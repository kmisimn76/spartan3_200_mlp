==> flow/design.v <==
`timescale 1ns / 1ps
module Controller
	#(parameter MODEL_ADDR_WIDTH=10, MODEL_DATA_WIDTH=18, MODEL_LOC_SIZE=1024,
					WEIGHT_ADDR_WIDTH=11, WEIGHT_DATA_WIDTH=9, WEIGHT_LOC_SIZE=2048,
					TENSOR_ADDR_WIDTH=9, TENSOR_DATA_WIDTH=36, TENSOR_LOC_SIZE=512,
					OUTPUT_ADDR_OFFSET=256)
	(
	input clk,
	input resetn,
	input [7:0] N,
	input [7:0] M,
	input start_sig,
	output reg mm_enb,
	output reg [MODEL_ADDR_WIDTH-1:0] mm_addrb,
	input [MODEL_DATA_WIDTH-1:0] mm_dob,
	output reg wm_read,
	output [15:0] wm_addr,
	output reg tm_input_read,
	output reg tm_output_write,
	output [TENSOR_ADDR_WIDTH+1:0] tm_input_addr,
	output reg [TENSOR_ADDR_WIDTH-1:0] tm_output_addr,
	output tm_output_group,
	output reg [2:0] multStg,
	output reg [7:0] shift,
	output reg [3:0] decodeStg,
	output reg [15:0] computing_clock
    );
	parameter	Waiting=4'h0,
					Ready=4'h1,
					ReadLInfo=4'h2,
					Multiplying=4'h3,
					Accumulating=4'h4,
					ShtReLU=4'h5,
					WriteBack=4'h6,
					Complete=4'h7;
	parameter	Mult_Waiting=3'h0,
					Mult_Multiplying=3'h1,
					Mult_Accumulating=3'h2,
					Mult_Activating=3'h3,
					Mult_MultWithoutAcc=3'h4;
	reg [3:0] state;
	reg [3:0] next_state;
	reg [15:0] ROWcnt;
	reg [15:0] COLcnt;
	reg [15:0] LAYERcnt;
	reg [4:0] ncnt;
	reg [15:0] COL;
	reg [15:0] ROW;
	wire [15:0] COL8;
	wire [18:0] COLadd7;
	assign COLadd7=COL+7;
	assign COL8=COLadd7[18:3];
	reg [15:0] Woffset;
	wire I;
	assign I=LAYERcnt[0];
	wire [7:0]tmp_tm_output_addr;
	reg [15:0] ROWbyCOL8;
	assign tm_input_addr={I, ROWcnt[9:0]};  
	assign wm_addr=ROWbyCOL8 + COLcnt + Woffset;		 
	assign tmp_tm_output_addr = (ncnt==0)?(COLcnt*2):(COLcnt*2 + 8'd1);
	assign tm_output_group=~ncnt;
	always @(posedge clk)
	begin
		if(~resetn)
		begin
			ROW<=0; COL<=0; shift<=0;
			mm_enb<=0; mm_addrb<=0;
			wm_read<=0;
			tm_input_read<=0; tm_output_write<=0;
			tm_output_addr<=0;
			multStg<=Mult_Waiting; decodeStg<=0;
			Woffset<=0;
		end
		else begin
			case(state)
			Waiting:
			begin
				ROW<=0; COL<=0; shift<=0;
				mm_enb<=0; mm_addrb<=0;
				tm_output_addr<=0;
				multStg<=Mult_Waiting; decodeStg<=0;
			end
			Ready:
			begin
				mm_enb<=0;
				tm_output_addr<=0;
				Woffset<=0;
				multStg<=Mult_Waiting; decodeStg<=0;
			end
			ReadLInfo: begin
				case(ncnt)
				0:
				begin
					ROW<=0; COL<=0; shift<=0;
					mm_enb<=1; mm_addrb<=LAYERcnt*4;
					wm_read<=0;
					tm_input_read<=0; tm_output_write<=0;
					multStg<=Mult_Waiting;
				end
				1:
				begin
					ROW<=mm_dob;
					mm_enb<=1; mm_addrb<=LAYERcnt*4+1;
				end
				2:
				begin
					COL<=mm_dob;
					mm_enb<=1; mm_addrb<=LAYERcnt*4+2;
				end
				3:
				begin
					shift<=mm_dob[7:0];
					mm_enb<=0;
					wm_read<=1;
					tm_input_read<=1; tm_output_write<=0;
					multStg<=Mult_Multiplying;
				end
				default: begin end
				endcase
			end
			Multiplying:
			begin
				wm_read<=0;
				tm_input_read<=0; tm_output_write<=0;
				multStg<=Mult_Accumulating;
			end
			Accumulating:
			begin
				wm_read<=(ROWcnt!=ROW-1)?(1):(0);
				tm_input_read<=(ROWcnt!=ROW-1)?(1):(0); tm_output_write<=0;
				multStg<=(ROWcnt!=ROW-1)?(Mult_Multiplying):(Mult_Activating);
			end
			ShtReLU:
			begin
				wm_read<=0;
				tm_input_read<=0; tm_output_write<=0;
				multStg<=Mult_Waiting;
			end
			WriteBack:
			begin
				wm_read<=(ncnt==1)?(1):(0);
				Woffset<=(ncnt==1 && COLcnt==COL8-1)?(wm_addr+1):(Woffset);
				tm_input_read<=(ncnt==1)?(1):(0); tm_output_write<=1; tm_output_addr<={~I, tmp_tm_output_addr};
				multStg<=(ncnt==0)?(Mult_Waiting):(Mult_MultWithoutAcc);
				decodeStg<=(COLcnt==COL8-1 && ROWcnt==ROW-1 && LAYERcnt==N-1 && ncnt==1)?(1):(0);
			end
			Complete:
			begin
				wm_read<=0;
				tm_input_read<=0; tm_input_read<=(ncnt!=10)?(1):(0); tm_output_write<=0;
				decodeStg<=decodeStg+1;
			end
			default: begin mm_enb<=0; end
			endcase
		end
	end
	always @(posedge clk) begin
		if(~resetn) begin
			ncnt<=0;
			ROWcnt<=0; ROWbyCOL8<=0;
			COLcnt<=0;
			LAYERcnt<=0;
			computing_clock<=0;
		end
		else begin
			case(state)
			Waiting:
			begin
				ncnt<=0;
				ROWcnt<=0;
				COLcnt<=0;
			end
			Ready:
			begin
				ncnt<=0;
				LAYERcnt<=0;
			end
			ReadLInfo:
			begin
				ncnt<=(ncnt!=3)?(ncnt+1):(0);
				ROWcnt<=0; ROWbyCOL8<=0;
				COLcnt<=(ncnt!=3)?(COLcnt):(0);
			end
			Multiplying:
			begin
				ncnt<=0;
			end
			Accumulating:
			begin
				ncnt<=0;
				ROWcnt<=(ROWcnt!=ROW-1)?(ROWcnt+1):(ROWcnt); ROWbyCOL8<=(ROWcnt!=ROW-1)?(ROWbyCOL8+COL8):(ROWbyCOL8);
			end
			ShtReLU:
			begin
				ncnt<=0;
			end
			WriteBack:
			begin
				ncnt<=(ncnt!=1)?(ncnt+1):(0);
				ROWcnt<=(ncnt==0)?(ROWcnt):(0); ROWbyCOL8<=(ncnt==0)?(ROWbyCOL8):(0);
				COLcnt<=(ncnt==0)?(COLcnt):((COLcnt!=COL8-1)?(COLcnt+1):(COLcnt));
				LAYERcnt<=(ncnt==1 && COLcnt==COL8-1)?(LAYERcnt+1):(LAYERcnt);
			end
			Complete:
			begin
				ncnt<=(ncnt!=10)?(ncnt+1):(0);
				ROWcnt<=ROWcnt+1;
			end
			default:
			begin
				ncnt<=0;
			end
			endcase
			if(state==ReadLInfo || state==Multiplying || state==Accumulating || state==ShtReLU || state==WriteBack)
				computing_clock<=computing_clock+1;
			else if(state==Ready)
				computing_clock<=0;
			else
				computing_clock<=computing_clock;
		end
	end
	always @(*) begin
		case(state)
		Waiting:		next_state = (start_sig)?(Ready):(Waiting);
		Ready:		next_state = ReadLInfo;
		ReadLInfo:	next_state = (ncnt!=3)?(ReadLInfo):(Multiplying);
		Multiplying:
						next_state = Accumulating;
		Accumulating:
						next_state = (ROWcnt!=ROW-1)?(Multiplying):(ShtReLU);
		ShtReLU:		next_state = WriteBack;
		WriteBack:	next_state = (ncnt==0)?(WriteBack):(((COLcnt!=COL8-1 || ROWcnt!=ROW-1)?(Multiplying):((LAYERcnt!=N-1)?(ReadLInfo):(Complete))));
		Complete:	next_state = (ncnt==10)?(Waiting):(Complete);
		default:		next_state = Waiting;
		endcase
	end
	always @(posedge clk) begin
		if(~resetn) begin
			state <= Waiting;
		end
		else begin
			state <= next_state;
		end
	end
endmodule
# ---- Reports on Controller
# What the tools print for Controller, step after step.
# Lines are those of the file above, counted from 1.
# Library cell names are shortened.
# The mark - stands for no value.
dict set report inputs {
  top_module {Controller}
  clock {clk}
  lib {sky130hd}
  lib_corner {tt_025C_1v80}
}

# ---- After elaboration
# Counts by Yosys on the flattened word-level netlist (proc, flatten, opt, wreduce; memories kept). Register bits leave out memories and registers merged into their read ports (data or address). Print and check cells are left out.
dict set report bits {
  reg_bits 175
  latch_bits 0
  mem_bits_rw 0
  mem_bits_ro 0
  clocked_rd_ports_x_width 0
  mem_count 0
  in_bits 37
  out_inout_bits 82
  wordCells 168
}
dict set report classes {
  add_sub_neg 17
  multipliers 0
  n_div 0
  n_cmp 0
  equal 31
  shift 0
  muxes 53
  n_logic 3
  reduce_logical 45
}
# op count
set ops {}
lappend ops {{16-bit parallel mux with 2-bit select} 6}
lappend ops {{16-bit two-way mux} 10}
lappend ops {{16-bit by 32-bit == test with 1-bit output} 3}
lappend ops {{16-bit by 32-bit != test with 1-bit output} 3}
lappend ops {{16-bit parallel mux with 3-bit select} 2}
lappend ops {{16-bit by 1-bit adder with 16-bit output (second input constant)} 5}
lappend ops {{16-bit parallel mux with 4-bit select} 1}
lappend ops {{16-bit adder} 2}
lappend ops {{8-bit parallel mux with 2-bit select} 2}
lappend ops {{10-bit parallel mux with 3-bit select} 1}
lappend ops {{3-bit parallel mux with 8-bit select} 1}
lappend ops {{2-bit AND reduction} 10}
lappend ops {{10-bit parallel mux with 2-bit select} 1}
lappend ops {{9-bit parallel mux with 2-bit select} 1}
lappend ops {{3-bit two-way mux} 6}
lappend ops {{16-bit by 1-bit subtractor with 17-bit output (second input constant)} 1}
lappend ops {{16-bit by 3-bit adder with 17-bit output (second input constant)} 1}
lappend ops {{16-bit by 14-bit adder with 16-bit output} 1}
lappend ops {{4-bit by 3-bit == test with 1-bit output (second input constant)} 4}
lappend ops {{14-bit by 1-bit subtractor with 15-bit output (second input constant)} 1}
lappend ops {{5-bit parallel mux with 3-bit select} 1}
lappend ops {{3-bit parallel mux with 5-bit select} 1}
lappend ops {{5-bit two-way mux} 3}
lappend ops {{2-bit != test (second input constant)} 6}
lappend ops {{3-bit != test (second input constant)} 4}
lappend ops {{3-bit nonzero test} 4}
lappend ops {{4-bit parallel mux with 3-bit select} 1}
lappend ops {{10-bit by 1-bit adder with 10-bit output (second input constant)} 1}
# Other operator kinds: 36; their cells: 66.

# ---- Depth
# Yosys ltp: most cells in a row. Word level: on the elaborated netlist, between registers, memories and ports. Mapped: between sequential cells and ports; inverters and the memories' decode and read muxes count.
dict set report depth {
  ltp_word 8
  ABC_AREA 0
  ltp_mapped 17
  ltp_nobuf 15
}

# ---- After synthesis
# Yosys stat after the flow's synthesis: flattened, memories mapped to cells. It holds for the ABC_AREA given above (unset counts as 0); a run with the other value may have another netlist.
# cell_type count type_area_um2
set by_type {}
lappend by_type {dfxtp_1 179 3.58E+03}
lappend by_type {xnor2_1 76 665.638}
lappend by_type {a21oi_1 109 545.523}
lappend by_type {ha_1 41 512.992}
lappend by_type {nand2_1 133 499.229}
lappend by_type {nor2_1 132 495.475}
lappend by_type {nand3_1 91 455.437}
lappend by_type {a22oi_1 50 375.36}
lappend by_type {fa_1 17 340.326}
lappend by_type {xor2_1 37 324.061}
lappend by_type {o21ai_0 50 250.24}
lappend by_type {clkbuf_1 63 236.477}
lappend by_type {mux2i_1 20 200.192}
lappend by_type {or3_1 31 193.936}
lappend by_type {nor3_1 36 180.173}
lappend by_type {and3_1 27 168.912}
lappend by_type {inv_1 43 161.405}
lappend by_type {nand2b_1 19 118.864}
# Other cell types: 59; their cells: 240.
dict set report synth_totals {
  cell_count 1394
  mapped_area_um2 11195.7
  seqArea_um2 3583.4
  flip_flops 179
  buffers 92
}

# ---- Path before layout
# Source: OpenSTA report_checks on the synthesized netlist (no wires, ideal clock, input and output delay 20% of the period each), path of least setup slack; recovery checks are left aside. Register names are those of the netlist, which keeps one name where synthesis merged equal registers.
dict set report synth_timing {
  kind {reg2reg}
  startpoint {register COL[0]}
  endpoint {register LAYERcnt[12]}
  period_ns 4.63
  setup_ns 0.135
  launch_ns 0.000
  arrival_time_ns 3.854
  required_ns 4.495
  slack_ns 0.641
  delay_ns 3.989
  stages 18
  n_path_buf 3
  period_less_setup_slack_ns 3.989
}
# "delay_ns" is the arrival time less input delay plus setup time.
# "stages": output pins that drive a net of the path, with the launching flip-flop's if there is one; two outputs of one cell count as two.
# "period_less_setup_slack_ns" is the clock period less the worst setup slack; recovery checks do not enter. This is arithmetic on one report: input and output delays are still those of the set period (20% each).
# The rows between start and end are the longest chain of elaborated cells between them; the timing report does not say that the signal goes this way. Where chains are equally long, one stands for them.
# A line is the first line of the expression or statement that the cell stems from. Yosys adds cells for indexed reads and writes and turns some case tables into memories.
# A register here has more assigning lines than the two given.
dict set report synth_via {
  path_cell_list {dfxtp_1 -> or3_1 -> nand2_1 -> xor2_1 -> ha_1 -> buf_2 -> or4b_4 -> nand2b_4 -> nor4_1 -> mux2i_1 -> o221ai_1 -> nor3_1 -> nand3_2 -> and2_1 -> buf_6 -> buf_2 -> o311ai_0 -> o41ai_1}
  elab_chain_cells 6
  cells_between 8
  cone_classes {add/sub: 2; eq/ne: 2; mux: 2; reduce/logical: 2}
}
# element line
set synth_rtl {}
lappend synth_rtl {{start: declaration} 47} ;# reg [15:0] COL;
lappend synth_rtl {{start: assignment} 66} ;# ROW<=0; COL<=0; shift<=0;
lappend synth_rtl {{start: assignment} 107} ;# COL<=mm_dob;
lappend synth_rtl {{16-bit by 3-bit adder with 17-bit output} 51} ;# assign COLadd7=COL+7;
lappend synth_rtl {{14-bit by 1-bit subtractor with 15-bit output} 202} ;# LAYERcnt<=(ncnt==1 && COLcnt==COL8-1)?(LAYERcnt+1):(LAYERcnt);
lappend synth_rtl {{16-bit by 32-bit == test with 1-bit output} 202}
lappend synth_rtl {{1-bit logical AND} 202}
lappend synth_rtl {{16-bit two-way mux} 202}
lappend synth_rtl {{16-bit parallel mux with 2-bit select} 166} ;# case(state)
lappend synth_rtl {{end: assignment} 162} ;# LAYERcnt<=0;
lappend synth_rtl {{end: assignment} 202}
lappend synth_rtl {{end: declaration} 45} ;# reg [15:0] LAYERcnt;

# ---- Worst path after layout
# Path of least setup slack in the final report of stored run 1 (OpenROAD, finished layout, wires in). Where an end is a register, its clock arrival counts in the times.
dict set report layout_timing {
  kind {reg2out}
  startpoint {register COLcnt[1]}
  endpoint {output port wm_addr[15]}
  period_ns 3.27
  out_delay_ns 0.65
  launch_ns 0.43
  arrival_time_ns 3.30
  required_ns 2.62
  slack_ns -0.69
  stages 12
  n_path_buf 1
}
# The rows between start and end are the longest chain of elaborated cells between them; the timing report does not say that the signal goes this way. Where chains are equally long, one stands for them.
# A register here has more assigning lines than the two given.
dict set report layout_via {
  path_cell_list {dfxtp_2 -> fa_1 -> ha_2 -> fa_2 -> a211oi_2 -> o21ai_1 -> a41o_1 -> o41ai_2 -> o21bai_1 -> a21oi_2 -> xnor2_2 -> buf_2}
  elab_chain_cells 2
  cells_between 2
  cone_lines 1
  cone_classes {add/sub: 2}
}
# element line
set layout_rtl {}
lappend layout_rtl {{start: declaration} 44} ;# reg [15:0] COLcnt;
lappend layout_rtl {{start: assignment} 182} ;# COLcnt<=(ncnt!=3)?(COLcnt):(0);
lappend layout_rtl {{start: assignment} 201} ;# COLcnt<=(ncnt==0)?(COLcnt):((COLcnt!=COL8-1)?(COLcnt+1):(COLcnt));
lappend layout_rtl {{16-bit adder (2 in a row)} 59} ;# assign wm_addr=ROWbyCOL8 + COLcnt + Woffset;
lappend layout_rtl {{end: declaration} 17} ;# output [15:0] wm_addr,

# Design Controller on sky130hd. What follows are 2 stored runs of the flow, each under its own settings; their order means nothing. The constraints put input and output delay at 20% of the set period each and load the outputs with 0.01 pF.
# "achievedPeriod_ns": clock period set for the run, less the worst setup slack. It is reckoned from that one timing run; input and output delays stay at 20% of the period that was set.
# "critical_path_time_ns" = time allowed to the worst setup path (clock period - input delay - output delay, where it has them) - its slack; a late launch clock adds to it, a late capture clock takes from it.
# By "fin_power_mw" is meant OpenSTA's value without simulated activity: inputs other than the clock are taken to toggle once in ten clock periods, and the tool carries that through the logic.
run="stored run 1" settings period_ns=3.27 CAP_MARGIN=20 CORE_MARGIN=2 CORE_UTILIZATION=40 SLEW_MARGIN=20
run="stored run 1" results fin_power_mw=4.711 setup_ws_ns=-0.688 post_synth_area_um2=11195.7 layout_stdcell_area_um2=15889.0 critical_path_time_ns=3.30 critical_path_type="reg2out" utilization_pct=57.4 achievedPeriod_ns=3.958 total_negative_slack_ns=-25.395 die_area_um2=29343.7 ws_hold_ns=0.478
run="stored run 2" settings period_ns=2.76 CORE_UTILIZATION=71 SETUP_SLACK_MARGIN=-0.1 PLACE_DENSITY=0.66 HOLD_SLACK_MARGIN=-0.05 CORE_MARGIN=3 CELL_PAD_IN_SITES_DETAIL_PLACEMENT=0 TNS_END_PERCENT=45 GPL_TIMING_DRIVEN=0 CTS_CLUSTER_SIZE=30 MIN_ROUTING_LAYER="met2" MAX_ROUTING_LAYER="met5" CAP_MARGIN=20 SLEW_MARGIN=20
run="stored run 2" outcome="incomplete, routing halted on GRT-0116"
